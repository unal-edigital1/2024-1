==> flow/design.v <==
module spi_master(
   input clk,                 
   input reset,               
   input [7:0] data_in,       
   input start,               
   input [15:0] div_factor,    
   input  miso,           
   output reg mosi,                
   output reg sclk,           
   output reg cs,             
   output reg [7:0] data_out,  
   output reg busy,           
   output reg avail   
);
   reg [7:0] shift_reg;
   reg [3:0] bit_count;
   reg [15:0] clk_count;
	reg active;
	always @(posedge clk or posedge reset) begin
	  if (reset) begin
			sclk <= 0;
			cs <= 1;
			shift_reg <= 0;
			bit_count <= 0;
			clk_count <= 0;
			active <= 0;
			busy <= 0;
			avail <= 0;
	  end else if (start && !active) begin
			active <= 1;
			busy <= 1;
			avail <= 0;
			cs <= 0;
			shift_reg <= data_in;
			bit_count <= 8;
	  end else if (active) begin
			if (clk_count < div_factor - 1) begin
				 clk_count <= clk_count + 1;
			end else begin
				 clk_count <= 0;
				 sclk <= !sclk;
				 if (sclk) begin
						mosi <= shift_reg[7];
				 end else begin
					  if (bit_count > 0) begin
							bit_count <= bit_count - 1;
							shift_reg <= {shift_reg[6:0], miso};
					  end else begin
							data_out <= shift_reg;
							cs <= 1;
							active <= 0;
							busy <= 0;
							avail <= 1;
					  end
				 end
			end
	  end
	end
endmodule
module fsm_matriz8x8 (
	input clk,                 
   input reset,               
   input [1:0] state,       
	output  mosi,                
   output  sclk,           
   output  cs             
);
   reg [7:0] data_in;
   wire [7:0] data_out;
   reg start;
   wire busy;
   wire avail;
   wire [25:0] div_factor = 25000000;   
	spi_master spi (
       .clk(clk),
       .reset(~reset),
       .data_in(data_in),
       .start(start),
       .div_factor(div_factor),
       .mosi(mosi),
       .sclk(sclk),
       .cs(cs),
       .data_out(data_out),
       .busy(busy),
       .avail(avail)
   );
	reg [7:0] memory4CommandSend [0:30];
	reg [5:0] mem_index = 0;
	reg sendByte;
	reg [10:0]state_send=0;
	initial begin
        memory4CommandSend[0] = 8'h0C;   
        memory4CommandSend[1] = 8'h01;   
        memory4CommandSend[2] = 8'h09;   
        memory4CommandSend[3] = 8'h00;   
		  memory4CommandSend[4] = 8'h0A;   
		  memory4CommandSend[5] = 8'h0A;   
        memory4CommandSend[6] = 8'h0B;   
        memory4CommandSend[7] = 8'h07;   
		  memory4CommandSend[8] = 8'h0F;   
        memory4CommandSend[9] = 8'h00;   
		  memory4CommandSend[10] = 8'h02;   
        memory4CommandSend[11] = 8'hFF;   
        memory4CommandSend[12] = 8'h03;   
        memory4CommandSend[13] = 8'h7f;   
        memory4CommandSend[14] = 8'h04;   
        memory4CommandSend[15] = 8'h3c;   
        memory4CommandSend[16] = 8'h05;   
        memory4CommandSend[17] = 8'h55;   
        memory4CommandSend[18] = 8'h06;   
        memory4CommandSend[19] = 8'hAA;   
        memory4CommandSend[20] = 8'h07;   
        memory4CommandSend[21] = 8'h0f;   
        memory4CommandSend[22] = 8'h08;   
        memory4CommandSend[23] = 8'hf0;   
        memory4CommandSend[24] = 8'h01;   
        memory4CommandSend[25] = 8'hff;   
    end
	reg [1:0] c2=0;
   always @(posedge clk) begin
		 if (~reset) begin
           state_send <= 0;
           sendByte <= 0;
			  mem_index <= 0;
       end else begin
		 case (state_send)
			0:	begin
				data_in <= memory4CommandSend[mem_index]; 
				sendByte <=1; 
				state_send <= 1;
				end
			1: begin
				state_send <= 2;
				end
			2: begin
				sendByte <=0; 
				if (avail) begin
					state_send <= 0;	
   				mem_index <= mem_index+1;
					if (mem_index > 24)begin
						  mem_index <= 10;	
						 state_send <= 3;	
					end
				end
				end
			3: begin 
				  mem_index <= 0;			
			end 
			endcase
			end
	end
   always @(negedge clk) begin
		 if (~reset) begin
           start <= 0;
       end else begin
           case(start)
               0: begin   
                   if (!busy && sendByte) begin
                       start <= 1;
                   end
               end
               1: begin   
                   if (avail) begin
                       start <= 0;
                   end
               end
           endcase
       end
   end
endmodule
## Reports on fsm_matriz8x8

Tool output for the design above, in the order of the flow.
Line numbers count from 1 in the design file above.
Library cell names are shortened.
Not given: --

| set-up | value |
|---|---|
| design top | fsm_matriz8x8 |
| clock | clk |
| cell library | sky130hd |
| corner | tt_025C_1v80 |

## Elaborated design

Yosys after proc, flatten, opt, wreduce and memory -nomap, before mapping. Memory bits, and registers merged into a memory's read port (data or address), are not among the register bits. Print and check cells are not counted.
Yosys's memory passes give these memory sizes; they may raise the number of words (mostly to a power of two), join words into wider ones and drop unused or constant bits.

| operators by class | value |
|---|---|
| add/sub/neg operators | 3 |
| magnitude comparators | 3 |
| equal/unequal tests | 7 |
| multiplexer cells | 36 |
| bitwise operators | 3 |
| reduce/logical cells | 19 |

Operators with widths:

| cell | number |
|---|---|
| 8-bit two-way mux | 5 |
| 11-bit parallel mux with 3-bit select | 1 |
| 11-bit by 2-bit equality test with 1-bit output (second input constant) | 2 |
| 4-bit two-way mux | 5 |
| 1-bit two-way mux | 17 |
| 16-bit by 1-bit adder with 16-bit output (second input constant) | 1 |
| 16-bit by 15-bit less-than comparator with 1-bit output (second input constant) | 1 |
| 16-bit two-way mux | 1 |
| 6-bit parallel mux with 2-bit select | 1 |
| 6-bit two-way mux | 2 |
| 11-bit by 1-bit equality test with 1-bit output (second input constant) | 1 |
| 11-bit zero test | 1 |
| 11-bit two-way mux | 1 |
| 2-bit AND reduction | 4 |
| 2-bit nonzero test | 4 |
| 4-bit AND reduction | 2 |
| 2-bit by 1-bit != test with 1-bit output (second input constant) | 3 |
| 6-bit by 1-bit adder with 6-bit output (second input constant) | 1 |
| 6-bit by 5-bit > comparator with 1-bit output (second input constant) | 1 |
| 5-bit AND reduction | 1 |
| 4-bit by 1-bit subtractor with 4-bit output (second input constant) | 1 |
| 4-bit by 1-bit > comparator with 1-bit output (second input constant) | 1 |
| 1-bit parallel mux with 2-bit select | 2 |
| 1-bit NOT | 3 |
| 1-bit zero test | 3 |
| 3-bit AND reduction | 1 |
| 3-bit nonzero test | 1 |
| 1-bit logical AND | 2 |

Other operator kinds: 2; their cells: 2.

| storage and ports | value |
|---|---|
| register bits after elaboration | 53 |
| ROM bits | 248 |
| clocked read ports x word width | 8 |
| memories | 1 |
| input bits | 4 |
| output and inout bits | 3 |
| cells after elaboration | 85 |

Memory list:

| name | words | bits a word | read ports | write ports | RTL line | text |
|---|---|---|---|---|---|---|
| memory4CommandSend | 31 | 8 | 1 | 0 | 87 | `reg [7:0] memory4CommandSend [0:30];` |

## Logic depth

Yosys ltp: most cells in a row. Word level: on the elaborated netlist, between registers, memories and ports. Mapped: between sequential cells and ports; inverters and the memories' decode and read muxes count.

| depth | value |
|---|---|
| depth in word-level cells | 6 |
| ABC_AREA | 1 |
| gate-level depth with buffers | 9 |
| mapped depth without buffers | 9 |

## Synthesis result

Yosys stat after the flow's synthesis: flattened, memories mapped to cells. It holds for the ABC_AREA given above (unset counts as 0); a run with the other value may have another netlist.

Cells by type:

| type | number | total area (sq um) |
|---|---|---|
| dfrtp_1 | 32 | 800.768 |
| nand2_1 | 103 | 386.621 |
| edfxtp_1 | 9 | 270.259 |
| ha_1 | 18 | 225.216 |
| inv_1 | 60 | 225.216 |
| dfxtp_1 | 10 | 200.192 |
| nand3_1 | 25 | 125.12 |
| nor2_1 | 30 | 112.608 |
| o21ai_0 | 19 | 95.091 |
| a21oi_1 | 14 | 70.067 |
| nand4_1 | 9 | 56.304 |
| buf_6 | 4 | 45.043 |
| nand3_4 | 2 | 35.034 |
| xor2_1 | 4 | 35.034 |
| dfstp_2 | 1 | 26.275 |
| nand2_4 | 2 | 22.522 |
| nor2_4 | 2 | 22.522 |
| o21a_1 | 3 | 22.522 |

Not listed: further types 23, cells in them 35.

| mapped netlist | value |
|---|---|
| standard cells after synthesis | 382 |
| chip area (Yosys) | 0.0030279 sq mm |
| area of sequential cells | 0.0012975 sq mm |
| flip-flop cells | 52 |
| buffer cells | 7 |

Hand-over note for fsm_matriz8x8

Top module fsm_matriz8x8; platform sky130hd; tools Yosys and OpenROAD; 2 stored runs in no particular order. Input and output delays are each 20% of the period that was set; the output load is 0.01 pF.
"total power of the final layout": no workload was simulated; the value follows from the tool's default switching activity.
Among the settings, - means not set for that run.

| run | period_ns | CORE_UTILIZATION | PLACE_DENSITY_LB_ADDON | CORE_ASPECT_RATIO | CORE_MARGIN | CELL_PAD_IN_SITES_DETAIL_PLACEMENT | ABC_AREA | CAP_MARGIN | SLEW_MARGIN | PLACE_DENSITY | CELL_PAD_IN_SITES_GLOBAL_PLACEMENT | TNS_END_PERCENT | GPL_TIMING_DRIVEN | GPL_ROUTABILITY_DRIVEN | setup TNS (ps) | standard-cell area after routing (sq mm) | post-route utilization (%) | lowest setup slack (ps) | area inside the die boundary (sq mm) | area of the synthesized netlist (sq mm) | total power of the final layout (µW) |
|---|---|---|---|---|---|---|---|---|---|---|---|---|---|---|---|---|---|---|---|---|---|
| run A | 1.99 | 43 | 0.2 | 1.67 | 10 | 1 | 1 | 20 | 20 | - | - | - | - | - | -236 | 0.003357 | 49.1 | -71 | 0.0109091 | 0.0030279 | 3,555 |
| run B | 3.27 | 27 | - | 1.26 | 3 | - | 0 | 30 | 40 | 0.71 | 3 | 10 | 0 | 0 | 0 | 0.0032293 | 31.6 | 376 | 0.0119508 | 0.0028803 | 1,606 |

End of note.
