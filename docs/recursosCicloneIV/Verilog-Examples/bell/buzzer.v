==> flow/design.v <==
module buzzer(clk,rst,out);
input clk,rst;
output out;
reg out;
reg[3:0] clk_div1;  
reg[12:0] clk_div2; 
reg[21:0] cnt; 
reg[2:0] state;
parameter   duo=3822,    
		    lai=3405,
			mi=3034,
			fa=2865,
			suo=2551,
			la=2273,
			xi=2024,
			duo1=1911;
always@(posedge clk or negedge rst)
begin
	if(!rst) begin
		clk_div1<=0;
	 end
	else begin
		if(clk_div1!=11)
			clk_div1<=clk_div1+1;
		else
			clk_div1<=0;
	 end
end
always@(posedge clk or negedge rst)
begin
	if(!rst) begin
		clk_div2<=0;
		state<=0;
		cnt<=0;
		out<=0;
	 end
	else if(clk_div1==11) begin
		case(state)
			3'b000: begin                
				cnt<=cnt+1;
				if(cnt==22'h3fffff) 
					state<=3'b001;
				if(clk_div2!=duo)   
					clk_div2<=clk_div2+1;
				else begin
					clk_div2<=0;
					out<=~out;
				end
			 end
			3'b001: begin				 
				cnt<=cnt+1;
				if(cnt==22'h3fffff) 
					state<=3'b010;
				if(clk_div2!=lai)
					clk_div2<=clk_div2+1;   
				else begin
					clk_div2<=0;
					out<=~out;
				end
			 end
			3'b010:begin                 
				cnt<=cnt+1;
				if(cnt==22'h3fffff) 
					state<=3'b011;
				if(clk_div2!=mi)
					clk_div2<=clk_div2+1;
				else begin
					clk_div2<=0;
					out<=~out;
				end
			 end
			3'b011: begin				  
				cnt<=cnt+1;
				if(cnt==22'h3fffff) 
					state<=3'b100;
				if(clk_div2!=fa)
					clk_div2<=clk_div2+1;
				else begin
					clk_div2<=0;
					out<=~out;
				end
			 end
			3'b100: begin                
				cnt<=cnt+1;
				if(cnt==22'h3fffff) 
					state<=3'b101;
				if(clk_div2!=suo)
					clk_div2<=clk_div2+1;
				else begin
					clk_div2<=0;
					out<=~out;
				end
			 end
			3'b101: begin                   
				cnt<=cnt+1;
				if(cnt==22'h3fffff) 
					state<=3'b110;
				if(clk_div2!=la)
					clk_div2<=clk_div2+1;
				else begin
					clk_div2<=0;
					out<=~out;
				end
			 end
			3'b110: begin                    
				cnt<=cnt+1;
				if(cnt==22'h3fffff) 
					state<=3'b111;
				if(clk_div2!=xi)
					clk_div2<=clk_div2+1;
				else begin
					clk_div2<=0;
					out<=~out;
				end
			 end
			3'b111: begin                    
				cnt<=cnt+1;
				if(cnt==22'h3fffff) 
					state<=3'b000;
				if(clk_div2!=duo1)
					clk_div2<=clk_div2+1;
				else begin
					clk_div2<=0;
					out<=~out;
				end
			 end
		 endcase
	 end
end
endmodule
**From RTL to reports: buzzer**

The steps from the RTL of buzzer to its reports follow in flow order.
Lines are those of the file above, counted from 1.
Operators carry their Yosys type and port widths (W data, S select, Z words).
Cell names lack the library's common part.
Not given: --

- Top module: buzzer
- Clock: clk
- Standard-cell library: sky130hd
- Library corner: tt_025C_1v80

**Word-level counts**

Source: Yosys, flattened and elaborated, memories not mapped. Widths are those after wreduce. Registers that Yosys merges into a memory's read port (data or address) are not register bits. Print and check cells do not count.

- Flip-flop bits (word level): 43
- Bits of input ports: 2
- Word-level cells: 77

- Add/sub/neg operators: 3
- Eq/ne operators: 34
- Muxes and demuxes: 29
- Bitwise gates (word level): 1
- Reduce/logical cells: 5

Operators with widths:

| kind | count |
|---|---|
| $pmux W13 S8 | 1 |
| $mux W13 | 8 |
| $ne A13 B12 Y1 const B | 6 |
| $ne A2 B2 Y1 const B | 16 |
| $ne A13 B11 Y1 const B | 2 |
| $pmux W3 S8 | 1 |
| $mux W3 | 8 |
| $add A22 B1 Y22 const B | 1 |
| $eq A22 B22 Y1 const B | 1 |
| $mux W22 | 1 |
| $reduce_and A10 Y1 | 2 |
| $add A13 B1 Y13 const B | 1 |
| $eq A3 B3 Y1 const B | 4 |
| $reduce_bool A8 Y1 | 1 |
| $reduce_or A8 Y1 | 1 |
| $pmux W1 S8 | 1 |
| $mux W1 | 8 |
| $eq A3 B2 Y1 const B | 2 |
| $add A4 B1 Y4 const B | 1 |
| $eq A4 B4 Y1 const B | 1 |
| $ne A4 B4 Y1 const B | 1 |
| $mux W4 | 1 |
| $eq A3 B1 Y1 const B | 1 |
| $logic_not A3 Y1 | 1 |
| $not A1 Y1 | 1 |

**Longest topological paths**

Depth = most cells in a row (Yosys ltp): at word level without a register or memory, in the mapped netlist without a sequential cell, where the memories' decode and read muxes count.

- Word-level depth: 3
- ABC_AREA: 0
- Gate-level depth with buffers: 8

**Netlist**

Source: synth_stat.txt of the flow (Yosys; design flattened, memories mapped). It holds for the ABC_AREA given above (unset counts as 0); a run with the other value may have another netlist.
The area totals of this step are shown rounded.

Cells by type:

| cell | count | total area (um^2) |
|---|---|---|
| dfrtp_1 | 47 | 1.18E+03 |
| nand2_1 | 31 | 116.362 |
| xnor2_1 | 12 | 105.101 |
| xor2_1 | 11 | 96.342 |
| mux2_2 | 8 | 90.086 |
| ha_1 | 6 | 75.072 |
| nand3_1 | 14 | 70.067 |
| nor2_1 | 15 | 56.304 |
| nand3b_1 | 7 | 52.55 |
| a21oi_1 | 10 | 50.048 |
| o21ai_0 | 10 | 50.048 |
| o41ai_2 | 3 | 48.797 |
| buf_6 | 4 | 45.043 |
| nand4_1 | 7 | 43.792 |
| nand4b_1 | 5 | 43.792 |
| nor4_1 | 5 | 31.28 |
| nor3_1 | 6 | 30.029 |
| o41ai_4 | 1 | 27.526 |

Not listed: further types 26, cells in them 48.

- Standard cells after synthesis: 250
- Cell area after synthesis: 0.0026 mm^2
- Area of sequential cells: 0.0012 mm^2
- Flip-flop cells: 48
- Buffers: 12

**Timing after synthesis**

Path of least setup slack by OpenSTA after synthesis, without wires, with an ideal clock, recovery checks aside; 20% of the period is set as input and as output delay. Where synthesis merged equal registers, the netlist keeps one of their names.

- Kind: flip-flop to flip-flop
- Start: register clk_div2[1]
- End: register clk_div2[10]
- Clock period: 4.15 ns
- Library setup time: 0.124 ns
- Time at the first pin: 0.000 ns
- Arrival time: 2.171 ns
- Data required time: 4.026 ns
- Slack: 1.855 ns
- Path delay: 2.295 ns
- Driving pins on the path: 9
- Synthesis period reached: 2.295 ns

"path delay" is the arrival time less input delay plus setup time.
"driving pins on the path": output pins that drive a net of the path, with the launching flip-flop's if there is one; two outputs of one cell count as two.
"synthesis period reached" = period - worst setup slack (recovery checks aside). The figure is calculated, with input and output delays left at 20% of the set period.
Between the ends stands the longest chain of elaborated cells between them, by number of cells; it is not shown to be the way that was timed. Of several equally long chains one is given.
A line is the first line of the expression or statement that the cell stems from. Yosys adds cells for indexed reads and writes and turns some case tables into memories.
A register here has more assigning lines than the two given.

- Cells stage by stage: dfrtp_1 inv_1 ha_1 or3b_2 o41ai_1 nand4b_1 o21ai_2 nor2_1 a211o_1
- Cells in the longest elaborated chain: 3

Ends and longest elaborated chain, post-synthesis:

| what | line | RTL |
|---|---|---|
| start, declared | 6 | `reg[12:0] clk_div2;` |
| start, assigned | 44 | `clk_div2<=clk_div2+1;` |
| start, assigned | 55 | `clk_div2<=clk_div2+1;` |
| $add A13 B1 Y13 | 121 | `clk_div2<=clk_div2+1;` |
| $mux W13 | 120 | `if(clk_div2!=duo1)` |
| $pmux W13 S8 | 38 | `case(state)` |
| end, assigned | 44 |  |
| end, assigned | 55 |  |
| end, declared | 6 |  |

**Worst path after layout**

Path of least setup slack in the final report of flow run 1 (OpenROAD, finished layout, wires in). Where an end is a register, its clock arrival counts in the times.

- Kind: flip-flop to flip-flop
- Start: register clk_div2[1]
- End: register clk_div2[3]
- Clock period: 2.56 ns
- Library setup time: 0.10 ns
- Time at the first pin: 0.29 ns
- Arrival time: 2.64 ns
- Data required time: 2.75 ns
- Slack: 0.12 ns
- Driving pins on the path: 10

Between the ends stands the longest chain of elaborated cells between them, by number of cells; it is not shown to be the way that was timed. Of several equally long chains one is given.
A register here has more assigning lines than the two given.

- Cells stage by stage: dfrtp_1 inv_1 ha_1 or3b_2 o41ai_4 nand4b_1 o21ai_4 buf_4 a21oi_1 a21o_1
- Cells in the longest elaborated chain: 3

Ends and longest elaborated chain, post-layout:

| what | line | RTL |
|---|---|---|
| start, declared | 6 | `reg[12:0] clk_div2;` |
| start, assigned | 44 | `clk_div2<=clk_div2+1;` |
| start, assigned | 55 | `clk_div2<=clk_div2+1;` |
| $add A13 B1 Y13 | 121 | `clk_div2<=clk_div2+1;` |
| $mux W13 | 120 | `if(clk_div2!=duo1)` |
| $pmux W13 S8 | 38 | `case(state)` |
| end, assigned | 44 |  |
| end, assigned | 55 |  |
| end, declared | 6 |  |

Data sheet: physical implementation of buzzer

Settings and measured results of 2 stored flow runs for module buzzer (sky130hd), not sorted in any way. The constraints put input and output delay at 20% of the set period each and load the outputs with 0.01 pF.
"achieved clock period" is the run's clock period less its worst setup slack. It is reckoned from that one timing run; input and output delays stay at 20% of the period that was set.
"total design power" rests on the timing tool's default activity at the inputs, not on a simulated workload.
The results are shown rounded.
Among the settings, . means not set for that run.

| name | flow run 1 | flow run 2 |
|---|---|---|
| period_ns | 2.56 | 1.68 |
| CAP_MARGIN | 20 | 20 |
| CORE_MARGIN | 2 | 2 |
| CORE_UTILIZATION | 40 | 51 |
| SLEW_MARGIN | 20 | 25 |
| SETUP_SLACK_MARGIN | . | -0.12 |
| PLACE_DENSITY | . | 0.83 |
| HOLD_SLACK_MARGIN | . | -0.09 |
| ABC_AREA | . | 1 |
| GPL_TIMING_DRIVEN | . | 0 |
| GPL_ROUTABILITY_DRIVEN | . | 1 |
| CTS_CLUSTER_SIZE | . | 31 |
| MAX_ROUTING_LAYER | . | met5 |
| achieved clock period (ns) | 2.443 | 1.799 |
| standard-cell area of the final layout (mm^2) | 0.0028 | 0.0033 |
| mapped cell area after synthesis (mm^2) | 0.0026 | 0.0029 |
| die area (mm^2) | 0.007 | 0.0063 |
| total design power (mW) | 1.3 | 2.0 |
| total negative slack on setup checks (ns) | 0.000 | -1.0 |
| worst slack on setup checks (ns) | 0.12 | -0.12 |
